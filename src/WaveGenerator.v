==> flow/design.v <==
module Chirp #(N = 32)(
  input clk,
  input rst,
  input [7:0] delay,           
  input reverse,               
  input [N-1:0] min_ctrl,      
  input [N-1:0] max_ctrl,      
  input [N-1:0] inc_rate,      
  input [N-1:0] div_rate,      
  output reg nco_reset,        
  output reg [N-1:0] nco_ctrl  
);
wire [N-1:0] stt_ctrl;
wire [N-1:0] end_ctrl;
wire end_flag;
assign stt_ctrl = reverse ? max_ctrl : min_ctrl;
assign end_ctrl = reverse ? min_ctrl : max_ctrl;
assign end_flag = reverse ? (nco_ctrl <= end_ctrl) : (nco_ctrl >= end_ctrl);
reg [N-1:0] rate_count;
reg [7:0] delay_count;
always @(posedge clk) begin
  if (rst) begin
    rate_count <= {N{1'b0}};
    delay_count <= 4'b0;
    nco_reset <= 1'b1;
    nco_ctrl <= {N{1'b0}};
  end else begin
    if (end_flag) begin
      nco_ctrl <= stt_ctrl;
      rate_count <= rate_count + 1'b1;
    end else if (rate_count >= div_rate) begin
      nco_ctrl <= reverse ? nco_ctrl - inc_rate : nco_ctrl + inc_rate;
      rate_count <= {N{1'b0}};
    end else
      rate_count <= rate_count + 1'b1;
    if (end_flag) begin
      if (delay_count >= delay)
        delay_count <= 8'b0;
      else
        delay_count <= delay_count + 1'b1;
    end
    nco_reset <= |delay_count;
  end
end
endmodule
module NCO #(N = 32)(
  input clk,
  input rst,
  input [N-1:0] ctrl,         
  output reg [15:0] sin_out,  
  output reg [15:0] cos_out   
);
reg [N-1:0] phase;
always @(posedge clk) begin
  if (rst)
    phase <= {N{1'b0}};
  else
    phase <= phase + ctrl;
end
reg [5:0] sin_lut_sel;
reg [5:0] cos_lut_sel;
reg [15:0] sin_lut_val;
reg [15:0] cos_lut_val;
always @(*) begin
  sin_lut_sel <= phase[N-2] ? ~(phase[N-3:N-8]-1'b1) : phase[N-3:N-8];
  cos_lut_sel <= phase[N-2] ? ~(phase[N-3:N-8]-1'b1) : phase[N-3:N-8];
  if (phase[N-2] & ~|phase[N-3:N-8]) begin
    sin_out <= phase[N-1] ? 16'b10000000_00000001 : 16'b01111111_11111111;
    cos_out <= 16'b0;
  end else begin
    sin_out <= phase[N-1] ? (~sin_lut_val+1'b1) : sin_lut_val;
    cos_out <= (phase[N-1]^phase[N-2]) ? (~cos_lut_val+1'b1) : cos_lut_val;
  end
  case(sin_lut_sel)
    6'h00 : sin_lut_val <= 16'h0000;
    6'h01 : sin_lut_val <= 16'h0324;
    6'h02 : sin_lut_val <= 16'h0648;
    6'h03 : sin_lut_val <= 16'h096A;
    6'h04 : sin_lut_val <= 16'h0C8C;
    6'h05 : sin_lut_val <= 16'h0FAB;
    6'h06 : sin_lut_val <= 16'h12C8;
    6'h07 : sin_lut_val <= 16'h15E2;
    6'h08 : sin_lut_val <= 16'h18F9;
    6'h09 : sin_lut_val <= 16'h1C0B;
    6'h0A : sin_lut_val <= 16'h1F1A;
    6'h0B : sin_lut_val <= 16'h2223;
    6'h0C : sin_lut_val <= 16'h2528;
    6'h0D : sin_lut_val <= 16'h2826;
    6'h0E : sin_lut_val <= 16'h2B1F;
    6'h0F : sin_lut_val <= 16'h2E11;
    6'h10 : sin_lut_val <= 16'h30FB;
    6'h11 : sin_lut_val <= 16'h33DF;
    6'h12 : sin_lut_val <= 16'h36BA;
    6'h13 : sin_lut_val <= 16'h398C;
    6'h14 : sin_lut_val <= 16'h3C56;
    6'h15 : sin_lut_val <= 16'h3F17;
    6'h16 : sin_lut_val <= 16'h41CE;
    6'h17 : sin_lut_val <= 16'h447A;
    6'h18 : sin_lut_val <= 16'h471C;
    6'h19 : sin_lut_val <= 16'h49B4;
    6'h1A : sin_lut_val <= 16'h4C3F;
    6'h1B : sin_lut_val <= 16'h4EBF;
    6'h1C : sin_lut_val <= 16'h5133;
    6'h1D : sin_lut_val <= 16'h539B;
    6'h1E : sin_lut_val <= 16'h55F5;
    6'h1F : sin_lut_val <= 16'h5842;
    6'h20 : sin_lut_val <= 16'h5A82;
    6'h21 : sin_lut_val <= 16'h5CB3;
    6'h22 : sin_lut_val <= 16'h5ED7;
    6'h23 : sin_lut_val <= 16'h60EB;
    6'h24 : sin_lut_val <= 16'h62F1;
    6'h25 : sin_lut_val <= 16'h64E8;
    6'h26 : sin_lut_val <= 16'h66CF;
    6'h27 : sin_lut_val <= 16'h68A6;
    6'h28 : sin_lut_val <= 16'h6A6D;
    6'h29 : sin_lut_val <= 16'h6C23;
    6'h2A : sin_lut_val <= 16'h6DC9;
    6'h2B : sin_lut_val <= 16'h6F5E;
    6'h2C : sin_lut_val <= 16'h70E2;
    6'h2D : sin_lut_val <= 16'h7254;
    6'h2E : sin_lut_val <= 16'h73B5;
    6'h2F : sin_lut_val <= 16'h7504;
    6'h30 : sin_lut_val <= 16'h7641;
    6'h31 : sin_lut_val <= 16'h776B;
    6'h32 : sin_lut_val <= 16'h7884;
    6'h33 : sin_lut_val <= 16'h7989;
    6'h34 : sin_lut_val <= 16'h7A7C;
    6'h35 : sin_lut_val <= 16'h7B5C;
    6'h36 : sin_lut_val <= 16'h7C29;
    6'h37 : sin_lut_val <= 16'h7CE3;
    6'h38 : sin_lut_val <= 16'h7D89;
    6'h39 : sin_lut_val <= 16'h7E1D;
    6'h3A : sin_lut_val <= 16'h7E9C;
    6'h3B : sin_lut_val <= 16'h7F09;
    6'h3C : sin_lut_val <= 16'h7F61;
    6'h3D : sin_lut_val <= 16'h7FA6;
    6'h3E : sin_lut_val <= 16'h7FD8;
    6'h3F : sin_lut_val <= 16'h7FF5;
  endcase
  case(cos_lut_sel)
    6'h00 : cos_lut_val <= 16'h7FFF;
    6'h01 : cos_lut_val <= 16'h7FF5;
    6'h02 : cos_lut_val <= 16'h7FD8;
    6'h03 : cos_lut_val <= 16'h7FA6;
    6'h04 : cos_lut_val <= 16'h7F61;
    6'h05 : cos_lut_val <= 16'h7F09;
    6'h06 : cos_lut_val <= 16'h7E9C;
    6'h07 : cos_lut_val <= 16'h7E1D;
    6'h08 : cos_lut_val <= 16'h7D89;
    6'h09 : cos_lut_val <= 16'h7CE3;
    6'h0A : cos_lut_val <= 16'h7C29;
    6'h0B : cos_lut_val <= 16'h7B5C;
    6'h0C : cos_lut_val <= 16'h7A7C;
    6'h0D : cos_lut_val <= 16'h7989;
    6'h0E : cos_lut_val <= 16'h7884;
    6'h0F : cos_lut_val <= 16'h776B;
    6'h10 : cos_lut_val <= 16'h7641;
    6'h11 : cos_lut_val <= 16'h7504;
    6'h12 : cos_lut_val <= 16'h73B5;
    6'h13 : cos_lut_val <= 16'h7254;
    6'h14 : cos_lut_val <= 16'h70E2;
    6'h15 : cos_lut_val <= 16'h6F5E;
    6'h16 : cos_lut_val <= 16'h6DC9;
    6'h17 : cos_lut_val <= 16'h6C23;
    6'h18 : cos_lut_val <= 16'h6A6D;
    6'h19 : cos_lut_val <= 16'h68A6;
    6'h1A : cos_lut_val <= 16'h66CF;
    6'h1B : cos_lut_val <= 16'h64E8;
    6'h1C : cos_lut_val <= 16'h62F1;
    6'h1D : cos_lut_val <= 16'h60EB;
    6'h1E : cos_lut_val <= 16'h5ED7;
    6'h1F : cos_lut_val <= 16'h5CB3;
    6'h20 : cos_lut_val <= 16'h5A82;
    6'h21 : cos_lut_val <= 16'h5842;
    6'h22 : cos_lut_val <= 16'h55F5;
    6'h23 : cos_lut_val <= 16'h539B;
    6'h24 : cos_lut_val <= 16'h5133;
    6'h25 : cos_lut_val <= 16'h4EBF;
    6'h26 : cos_lut_val <= 16'h4C3F;
    6'h27 : cos_lut_val <= 16'h49B4;
    6'h28 : cos_lut_val <= 16'h471C;
    6'h29 : cos_lut_val <= 16'h447A;
    6'h2A : cos_lut_val <= 16'h41CE;
    6'h2B : cos_lut_val <= 16'h3F17;
    6'h2C : cos_lut_val <= 16'h3C56;
    6'h2D : cos_lut_val <= 16'h398C;
    6'h2E : cos_lut_val <= 16'h36BA;
    6'h2F : cos_lut_val <= 16'h33DF;
    6'h30 : cos_lut_val <= 16'h30FB;
    6'h31 : cos_lut_val <= 16'h2E11;
    6'h32 : cos_lut_val <= 16'h2B1F;
    6'h33 : cos_lut_val <= 16'h2826;
    6'h34 : cos_lut_val <= 16'h2528;
    6'h35 : cos_lut_val <= 16'h2223;
    6'h36 : cos_lut_val <= 16'h1F1A;
    6'h37 : cos_lut_val <= 16'h1C0B;
    6'h38 : cos_lut_val <= 16'h18F9;
    6'h39 : cos_lut_val <= 16'h15E2;
    6'h3A : cos_lut_val <= 16'h12C8;
    6'h3B : cos_lut_val <= 16'h0FAB;
    6'h3C : cos_lut_val <= 16'h0C8C;
    6'h3D : cos_lut_val <= 16'h096A;
    6'h3E : cos_lut_val <= 16'h0648;
    6'h3F : cos_lut_val <= 16'h0324;
  endcase
end
endmodule
module Pulse #(N = 32, M = 16)(
  input clk,
  input rst,
  input [N-1:0] ctrl,       
  input [N-1:0] duty,       
  output reg [M-1:0] value  
);
reg [N-1:0] phase;
always @(posedge clk) begin
  if (rst) begin
    phase <= {N{1'b0}};
    value <= {M{1'b0}};
  end else begin
    phase <= phase + ctrl;
    value <= (phase < duty) ? {1'b0,{M-1{1'b1}}} : {1'b1,{M-2{1'b0}},1'b1};
  end
end
endmodule
module Sawtooth #(N = 32, M = 16)(
  input clk,
  input rst,
  input [N-1:0] ctrl,       
  output reg [M-1:0] value  
);
reg [N-1:0] phase;
always @(posedge clk) begin
  if (rst) begin
    phase <= {N{1'b0}};
    value <= {M{1'b0}};
  end else begin
    phase <= phase + ctrl;
    value <= {~phase[N-1], phase[N-2:M]};
  end
end
endmodule
module WaveGenerator #(N = 32, M = 16)(
  input clk,
  input rst,
  input [1:0] wave_sel,            
  input [N-1:0] freq_ctrl,         
  input chirp_reverse,             
  input [7:0] chirp_delay,         
  input [N-1:0] chirp_min_ctrl,    
  input [N-1:0] chirp_max_ctrl,    
  input [N-1:0] chirp_inc_rate,    
  input [N-1:0] chirp_div_rate,    
  input [N-1:0] pulse_duty_cycle,  
  output reg [M-1:0] waveform0,    
  output reg [M-1:0] waveform1     
);
reg nco_reset;
reg [N-1:0] nco_ctrl;
wire chirp_nco_reset;
wire [N-1:0] chirp_nco_ctrl;
wire [15:0] sin_out;
wire [15:0] cos_out;
wire [M-1:0] saw_out;
wire [M-1:0] pulse_out;
always @(posedge clk) begin
  waveform1 <= (wave_sel == 2'b00) ? cos_out : {M{1'b0}};
  nco_ctrl <= wave_sel[0] ? chirp_nco_ctrl : freq_ctrl;
  nco_reset <= wave_sel[0] ? chirp_nco_reset : rst;
  case(wave_sel)
    2'b00, 2'b01 : waveform0 <= sin_out; 
    2'b10 : waveform0 <= saw_out;
    2'b11 : waveform0 <= pulse_out;
  endcase
end
NCO #(.N(N)) NCO0 (
  .clk     ( clk       ),  
  .rst     ( nco_reset ),  
  .ctrl    ( nco_ctrl  ),  
  .sin_out ( sin_out   ),  
  .cos_out ( cos_out   )   
);
Chirp #(.N(N)) Chirp0 (
  .clk       ( clk             ),  
  .rst       ( rst             ),  
  .delay     ( chirp_delay     ),  
  .reverse   ( chirp_reverse   ),  
  .min_ctrl  ( chirp_min_ctrl  ),  
  .max_ctrl  ( chirp_max_ctrl  ),  
  .inc_rate  ( chirp_inc_rate  ),  
  .div_rate  ( chirp_div_rate  ),  
  .nco_reset ( chirp_nco_reset ),  
  .nco_ctrl  ( chirp_nco_ctrl  )   
);
Sawtooth #(.N(N), .M(M)) Sawtooth0 (
  .clk   ( clk       ),  
  .rst   ( rst       ),  
  .ctrl  ( freq_ctrl ),  
  .value ( saw_out   )   
);
Pulse #(.N(N), .M(M)) Pulse0 (
  .clk   ( clk              ),  
  .rst   ( rst              ),  
  .ctrl  ( freq_ctrl        ),  
  .duty  ( pulse_duty_cycle ),  
  .value ( pulse_out        )   
);
endmodule
**Reports on WaveGenerator**

What the tools print for WaveGenerator, step after step.
Line numbers count from 1 in the design file above.
Operators carry their Yosys type and port widths (W data, S select, Z words).
Library cell names are shortened.
The mark - stands for no value.

- Top module: WaveGenerator
- Clock input: clk
- Library: sky130hd
- Library corner: tt_025C_1v80

**Word level**

Yosys after proc, flatten, opt, wreduce and memory -nomap, before mapping. Memory bits, and registers merged into a memory's read port (data or address), are not among the register bits. Print and check cells are not counted.
Yosys's memory passes give these memory sizes; they may raise the number of words (mostly to a power of two), join words into wider ones and drop unused or constant bits.

- Register bits after elaboration: 266
- ROM bits: 1920
- Memories kept: 2
- Bits of input ports: 205
- Output and inout bits: 32
- Word-level cells: 65

- Add/subtract/negate cells: 10
- Magnitude comparators: 5
- Eq/ne operators: 3
- Muxes and demuxes: 18
- Bitwise gates (word level): 7
- Reductions and logical operators: 7

Memory list:

| name | words | bits a word | rd ports | write ports | line | RTL |
|---|---|---|---|---|---|---|
| (name not given) | 64 | 15 | 1 | 0 | 74 | `case(sin_lut_sel)` |
| (name not given) | 64 | 15 | 1 | 0 | 140 | `case(cos_lut_sel)` |

Operator list:

| operator | count |
|---|---|
| $mux W32 | 8 |
| $add A32 B32 Y32 | 4 |
| $mux W16 | 5 |
| $ge A32 B32 Y1 | 2 |
| $pmux W16 S3 | 1 |
| $add A16 B1 Y16 const B | 2 |
| $not A16 Y16 | 2 |
| $add A32 B1 Y32 const B | 1 |
| $sub A32 B32 Y32 | 1 |
| $le A32 B32 Y1 | 1 |
| $lt A32 B32 Y1 | 1 |
| $add A8 B1 Y8 const B | 1 |
| $ge A8 B8 Y1 | 1 |
| $reduce_or A8 Y1 | 1 |
| $mux W8 | 1 |
| $sub A6 B1 Y6 const B | 1 |
| $not A6 Y6 | 1 |
| $reduce_or A6 Y1 | 1 |
| $mux W6 | 1 |
| $eq A2 B2 Y1 const B | 2 |
| $reduce_or A2 Y1 | 2 |
| $not A1 Y1 | 2 |
| $eq A2 B1 Y1 const B | 1 |
| $logic_not A2 Y1 | 1 |
| $reduce_bool A2 Y1 | 1 |
| $mux W1 | 2 |
| $and A1 B1 Y1 | 1 |
| $xor A1 B1 Y1 | 1 |
| $logic_not A1 Y1 | 1 |

**Longest topological paths**

Yosys ltp: most cells in a row. Word level: on the elaborated netlist, between registers, memories and ports. Mapped: between sequential cells and ports; inverters and the memories' decode and read muxes count.

- Depth in word-level cells: 5
- ABC_AREA: 0
- Mapped depth: 20
- Mapped depth without buffers: 19

**Mapped cells and area**

The flow's flattened synthesis, as Yosys stat reports it; memories are mapped. The netlist is that of the ABC_AREA named above (0 if unset); the other value can give another one.

- Mapped cells: 2769
- Chip area (Yosys): 21874.7 µm²
- Flip-flop cells: 253
- Buffer cells: 147

Cells by type:

| type | count | total area (µm²) |
|---|---|---|
| dfxtp_1 | 253 | 5.06E+03 |
| ha_1 | 244 | 3.05E+03 |
| nor2_1 | 300 | 1126.08 |
| a21oi_1 | 210 | 1.05E+03 |
| xnor2_1 | 100 | 875.84 |
| a21o_1 | 87 | 653.126 |
| o21ai_0 | 130 | 650.624 |
| mux2i_1 | 64 | 640.614 |
| a211oi_1 | 83 | 623.098 |
| nand2_1 | 163 | 611.837 |
| xor2_1 | 69 | 604.33 |
| inv_1 | 139 | 521.75 |
| mux2_2 | 39 | 439.171 |
| clkbuf_1 | 97 | 364.099 |
| nor3_1 | 70 | 350.336 |
| nor2b_1 | 55 | 344.08 |
| nand3_1 | 65 | 325.312 |
| nand2b_1 | 47 | 294.032 |

Not listed: further types 79, cells in them 554.
The figures by module come from a second, unflattened synthesis with its own total; it is not the netlist above.

- Cell total of the unflattened synthesis: 3078
- Area (unflattened synthesis): 24268.3 µm²

Rows give one instance, submodules left out.

Modules:

| module | times used | cells | area (µm²) | seq. area (µm²) |
|---|---|---|---|---|
| Chirp #(N=32) | 1 | 1001 | 7842.5 | 1461.4 |
| NCO #(N=32) | 1 | 1083 | 7603.5 | 640.6 |
| Pulse | 1 | 454 | 3619.7 | 700.7 |
| Sawtooth | 1 | 366 | 3041.7 | 960.9 |
| WaveGenerator | 1 | 174 | 2160.8 | 1301.2 |

**Timing after synthesis**

OpenSTA on the mapped netlist: ideal clock, no wires. The path of least setup slack (recovery checks aside). Input and output delay are each 20% of the period. Register names are those of the netlist, which keeps one name where synthesis merged equal registers.

- Kind: input -> register
- From: input chirp_reverse
- To: register Chirp0.nco_ctrl[30]
- Clock period: 9.14 ns
- Input delay: 1.828 ns
- Setup time: 0.119 ns
- Launch time at the first pin: 1.828 ns
- Data arrival time: 6.079 ns
- Required time: 9.021 ns
- Setup slack: 2.942 ns
- Path delay: 4.370 ns
- Driving pins on the path: 15
- Synthesis period reached: 6.198 ns

"path delay" = arrival - input delay + setup time.
"driving pins on the path": output pins that drive a net of the path, with the launching flip-flop's if there is one; two outputs of one cell count as two.
"synthesis period reached" is the clock period less the worst setup slack; recovery checks do not enter. This is arithmetic on one report: input and output delays are still those of the set period (20% each).
The rows between start and end are the longest chain of elaborated cells between them; the timing report does not say that the signal goes this way. Where chains are equally long, one stands for them.
Each line given opens the expression or statement behind the cell; cells for indexed reads and writes are added by Yosys, which also makes memories of some case tables.
A register here has more assigning lines than the two given.

- Cell sequence: clkbuf_1 buf_1 clkbuf_1 buf_1 mux2i_1 ha_1 a21o_1 a21o_1 a221o_1 o311a_1 or4_1 nand2_1 clkbuf_1 nand2_1 o221a_2
- Length of the longest elaborated chain: 4
- Elaborated cells between the ends (all ways): 9
- RTL lines with such cells: 6
- Those cells by class: 2 x compare; 6 x mux; 1 x reduce/logical

RTL lines, path post-synthesis:

| item | line | RTL |
|---|---|---|
| start: declaration | 248 | `input chirp_reverse,` |
| $mux W32 | 17 | `assign end_ctrl = reverse ? min_ctrl : max_ctrl;` |
| $ge A32 B32 Y1 | 18 | `assign end_flag = reverse ? (nco_ctrl <= end_ctrl) : (nco_ctrl >= end_ctrl);` |
| $mux W1 | 18 |  |
| $mux W32 | 28 | `if (end_flag) begin` |
| end: assignment | 29 | `nco_ctrl <= stt_ctrl;` |
| end: assignment | 32 | `nco_ctrl <= reverse ? nco_ctrl - inc_rate : nco_ctrl + inc_rate;` |
| end: declaration | 11 | `output reg [N-1:0] nco_ctrl` |

**Worst path after layout**

From the final timing report of record 1: the path of least setup slack in the routed layout; clock arrival at registers is part of the times.

- Kind: input -> register
- From: input chirp_inc_rate[2]
- To: register Chirp0.nco_ctrl[30]
- Clock period: 6.72 ns
- Input delay: 1.34 ns
- Setup time: 0.11 ns
- Launch time at the first pin: 1.34 ns
- Data arrival time: 5.93 ns
- Required time: 7.16 ns
- Setup slack: 1.23 ns
- Driving pins on the path: 16

The rows between start and end are the longest chain of elaborated cells between them; the timing report does not say that the signal goes this way. Where chains are equally long, one stands for them.
A register here has more assigning lines than the two given.

- Cell sequence: clkdlybuf4s50_1 nor2_1 nor4b_1 and3b_1 a21oi_1 xnor2_1 ha_1 a21oi_1 o21ai_0 a221oi_1 nand2_1 a31o_2 nor2b_1 a2111oi_0 xnor2_1 o221a_2
- Length of the longest elaborated chain: 4
- Elaborated cells between the ends (all ways): 5
- RTL lines with such cells: 3
- Those cells by class: 2 x add/sub; 3 x mux

RTL lines, path after layout:

| item | line | RTL |
|---|---|---|
| start: declaration | 252 | `input [N-1:0] chirp_inc_rate,` |
| $add A32 B32 Y32 | 32 | `nco_ctrl <= reverse ? nco_ctrl - inc_rate : nco_ctrl + inc_rate;` |
| $mux W32 | 32 |  |
| $mux W32 | 31 | `end else if (rate_count >= div_rate) begin` |
| $mux W32 | 28 | `if (end_flag) begin` |
| end: assignment | 29 | `nco_ctrl <= stt_ctrl;` |
| end: assignment | 32 |  |
| end: declaration | 11 | `output reg [N-1:0] nco_ctrl` |

Flow measurements of WaveGenerator on sky130hd: 2 stored runs with different settings, listed in no order. Input and output delays are each 20% of the period that was set; the output load is 0.01 pF.
By "clock period reached" is meant the clock period of the run minus its worst setup slack. This is arithmetic on one report: input and output delays are still those of the set period (20% each).
"time used up by the worst setup path" means the part of the period allowed to the worst setup path (the constraints hold back 20% at inputs and 20% at outputs) less its slack; where the path has registers, the arrival times of their clocks count too.
"total power of the final layout": no workload was simulated; the value follows from the tool's default switching activity.

### Record 1

Settings: `period_ns=6.72`, `CORE_UTILIZATION=19`, `SETUP_SLACK_MARGIN=0.47`, `PLACE_DENSITY_LB_ADDON=0.17`, `HOLD_SLACK_MARGIN=0.1`, `CORE_ASPECT_RATIO=1.22`, `CELL_PAD_IN_SITES_GLOBAL_PLACEMENT=3`, `CELL_PAD_IN_SITES_DETAIL_PLACEMENT=1`, `CAP_MARGIN=20`, `SLEW_MARGIN=20`, `CORE_MARGIN=2`

- Netlist area reported by Yosys: 21874.7 µm²
- Clock period reached: 5.493 ns
- Lowest setup slack: 1.227 ns
- Standard-cell area after layout: 27133.5 µm²
- Post-route worst hold slack: 0.435 ns
- Time used up by the worst setup path: 4.15 ns
- Worst path kind: input -> register
- Post-route setup TNS: 0.000 ns
- Die outline area: 117874.0 µm²
- Total power of the final layout: 0.012117 W

### Record 2

Settings: `period_ns=5.44`, `CORE_UTILIZATION=31`, `PLACE_DENSITY_LB_ADDON=0.02`, `CELL_PAD_IN_SITES_DETAIL_PLACEMENT=2`, `CTS_CLUSTER_SIZE=98`, `CAP_MARGIN=20`, `CORE_MARGIN=2`, `SLEW_MARGIN=20`

- Netlist area reported by Yosys: 21874.7 µm²
- Clock period reached: 4.952 ns
- Lowest setup slack: 0.488 ns
- Standard-cell area after layout: 26634.3 µm²
- Post-route worst hold slack: 0.447 ns
- Time used up by the worst setup path: 4.95 ns
- Worst path kind: register -> register
- Post-route setup TNS: 0.000 ns
- Die outline area: 72705.7 µm²
- Total power of the final layout: 0.015003 W
